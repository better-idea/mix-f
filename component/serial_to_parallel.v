==> flow/design.v <==
module serial_to_parallel(
    reset,
    clock,
    width,
    in,
    need_store,
    data
);
    parameter                   max_width   = 16;
    parameter                   bits        = 
        max_width <   1 ? -1:
        max_width <=  2 ?  0:
        max_width <=  4 ?  1:
        max_width <=  8 ?  2:
        max_width <= 16 ?  3:
        max_width <= 32 ?  4:
        max_width <= 64 ?  5: -1;
    input                       reset;
    input                       clock;
    input       [bits:0]        width;
    input                       in;
    output reg                  need_store  = 0;
    output reg  [max_width:0]   data        = 0;
    reg                         need_reset  = 0;
    (* KEEP="TRUE"*)
    reg         [bits:0]        i           = 0;
always @ (negedge reset or posedge clock) begin
    if (reset == 0) begin
        need_reset  = 1;
    end else if (need_reset) begin
        need_store  = 0;
        data        = 0;
        need_reset  = 0;
        i           = 0;
    end else begin
        data[i]     = in;
        i           = i + 1 == width ? 0 : i + 1;
        need_store  = i == 0;
    end
end
endmodule
; Reports on serial_to_parallel
; What the tools print for serial_to_parallel, step after step.
; Lines are those of the file above, counted from 1.
; Library cell names are shortened.
; A cell with n/a has no value.
[design]
top = serial_to_parallel
clk_port = clock
cell_library = sky130hd
lib_corner = tt_025C_1v80

; Word-level counts
; Counts by Yosys on the flattened word-level netlist (proc, flatten, opt, wreduce; memories kept). Register bits leave out memories and registers merged into their read ports (data or address); mux counts leave out enables and synchronous resets folded into registers. Print and check cells are left out. Cells with the same type and inputs are merged into one.
[bits]
reg_bits = 23
inputBits = 7
elab_cells = 14
[classes]
addsub = 2
equal = 1
n_shift = 2
muxes = 1
n_logic = 3
reduce_logical = 1
[op_table]
columns = cell, count
row1 = 1-bit by 5-bit variable shift with 17-bit output, 1
row2 = 1-bit by 5-bit variable shift with 17-bit output with constant A, 1
row3 = 17-bit AND, 1
row4 = 17-bit bitwise OR, 1
row5 = 17-bit inverter, 1
row6 = 4-bit by 1-bit adder with 5-bit output with constant B, 1
row7 = 4-bit negation with 5-bit output, 1
row8 = 5-bit by 4-bit equality test with 1-bit output, 1
row9 = 4-bit zero test, 1
row10 = 4-bit two-way mux, 1

; Longest topological paths
; Depth = most cells in a row (Yosys ltp): at word level without a register or memory, in the mapped netlist without a sequential cell, where the memories' decode and read muxes count.
[depth]
ltp_word = 5
abc_area = 1
mapped_depth = 12
mapped_depth_nobuf = 11

; After synthesis
; Yosys stat after the flow's synthesis: flattened, memories mapped to cells. It holds for the ABC_AREA given above (unset counts as 0); a run with the other value may have another netlist.
[mapped]
mapped_cells = 164
mapped_area_um2 = 1440.1
sequential_area_um2 = 686.9
ffs = 23
n_buf = 7
[by_type]
columns = cell, count
row1 = edfxtp_1, 22
row2 = nand2_1, 37
row3 = a21oi_1, 15
row4 = nand3_1, 14
row5 = o21ai_0, 12
row6 = nor2_1, 15
row7 = ha_1, 4
row8 = buf_6, 4
row9 = inv_1, 10
row10 = nor3_4, 2
row11 = nand3_2, 3
row12 = dfstp_2, 1
row13 = nand4_1, 4
row14 = o21ai_1, 4
row15 = xor2_2, 1
row16 = nor3_1, 3
row17 = inv_4, 2
row18 = inv_8, 1
; Not listed: further types 9, cells in them 10.

; Path before layout
; Path of least setup slack by OpenSTA after synthesis, without wires, with an ideal clock, recovery checks aside; 20% of the period is set as input and as output delay. Where synthesis merged equal registers, the netlist keeps one of their names.
[synth_path]
path_kind = register to register
from = reg i[0]
to = reg i[2]
tclk_ns = 3.48
setup_time_ns = 0.266
t_arrival_ns = 1.518
setup_slack_ns = 1.696
delay_ns = 1.784
driving_pins = 12
n_path_buf = 1
synth_period_reached_ns = 1.784
; "delay_ns" = arrival - input delay + setup time.
; "driving_pins" counts driving pins, that of a launching flip-flop among them; a cell with two outputs on the path counts twice.
; "synth_period_reached_ns" is the clock period less the worst setup slack; recovery checks do not enter. This is arithmetic on one report: input and output delays are still those of the set period (20% each).
; Between the ends stands the longest chain of elaborated cells between them, by number of cells; it is not shown to be the way that was timed. Of several equally long chains one is given.
; Each line given opens the expression or statement behind the cell; cells for indexed reads and writes are added by Yosys, which also makes memories of some case tables.
[synth_via]
cell_sequence = edfxtp_1 -> buf_6 -> inv_8 -> ha_1 -> inv_2 -> nand2_1 -> nand2_1 -> nand3_1 -> nor2_1 -> nand2_1 -> nand2_1 -> nor2_1
elab_chain_len = 3
cells_between = 3
lines_between = 1
[synth_lines]
columns = item, line_no
row1 = from (decl), 26  ; reg         [bits:0]        i           = 0;
row2 = from (assign), 34  ; i           = 0;
row3 = from (assign), 37  ; i           = i + 1 == width ? 0 : i + 1;
row4 = 4-bit by 1-bit adder with 5-bit output, 37
row5 = 5-bit by 4-bit equality test with 1-bit output, 37
row6 = 4-bit two-way mux, 37
row7 = to (assign), 34
row8 = to (assign), 37
row9 = to (decl), 26

; Worst path after layout
; From the final timing report of run 2: the path of least setup slack in the routed layout; clock arrival at registers is part of the times.
[layout_path]
path_kind = register to register
from = reg i[0]
to = reg data[15]
tclk_ns = 3.23
setup_time_ns = 0.14
t_arrival_ns = 2.38
setup_slack_ns = 0.97
driving_pins = 8
n_path_buf = 0
; Between the ends stands the longest chain of elaborated cells between them, by number of cells; it is not shown to be the way that was timed. Of several equally long chains one is given.
[layout_via]
cell_sequence = edfxtp_1 -> inv_8 -> ha_1 -> xor2_2 -> inv_1 -> nor2_1 -> nand2_1 -> a21oi_1
elab_chain_len = 5
cells_between = 6
lines_between = 1
[layout_lines]
columns = item, line_no
row1 = from (decl), 26  ; reg         [bits:0]        i           = 0;
row2 = from (assign), 34  ; i           = 0;
row3 = from (assign), 37  ; i           = i + 1 == width ? 0 : i + 1;
row4 = 4-bit negation with 5-bit output, 36  ; data[i]     = in;
row5 = 1-bit by 5-bit variable shift with 17-bit output, 36
row6 = 17-bit inverter, 36
row7 = 17-bit AND, 36
row8 = 17-bit bitwise OR, 36
row9 = to (assign), 32  ; data        = 0;
row10 = to (assign), 36
row11 = to (decl), 23  ; output reg  [max_width:0]   data        = 0;

; Top module serial_to_parallel; platform sky130hd; tools Yosys and OpenROAD; 2 stored runs in no particular order. Input and output delays are each 20% of the period that was set; the output load is 0.01 pF.

[run 1: settings]
period_ns = 2.54
CORE_UTILIZATION = 48
SETUP_SLACK_MARGIN = -0.24
PLACE_DENSITY_LB_ADDON = 0.29
CELL_PAD_IN_SITES_DETAIL_PLACEMENT = 2
TNS_END_PERCENT = 20
ABC_AREA = 1
SLEW_MARGIN = 0
MAX_ROUTING_LAYER = met5
CAP_MARGIN = 20
CORE_MARGIN = 2
[run 1: results]
outcome = stopped before the end: placement reported DPL-0033

[run 2: settings]
period_ns = 3.23
CORE_UTILIZATION = 47
CORE_ASPECT_RATIO = 1.33
CORE_MARGIN = 10
CELL_PAD_IN_SITES_GLOBAL_PLACEMENT = 2
TNS_END_PERCENT = 30
ABC_AREA = 1
CTS_CLUSTER_SIZE = 33
CTS_CLUSTER_DIAMETER = 39
CAP_MARGIN = 15
SLEW_MARGIN = 20
[run 2: results]
die_footprint_um2 = 5700.8
synth_area_um2 = 1440.1
fin_ws_ns = 0.968
util_pct = 57.4
finalCellArea_um2 = 1719.2
final_setup_tns_ns = 0.000
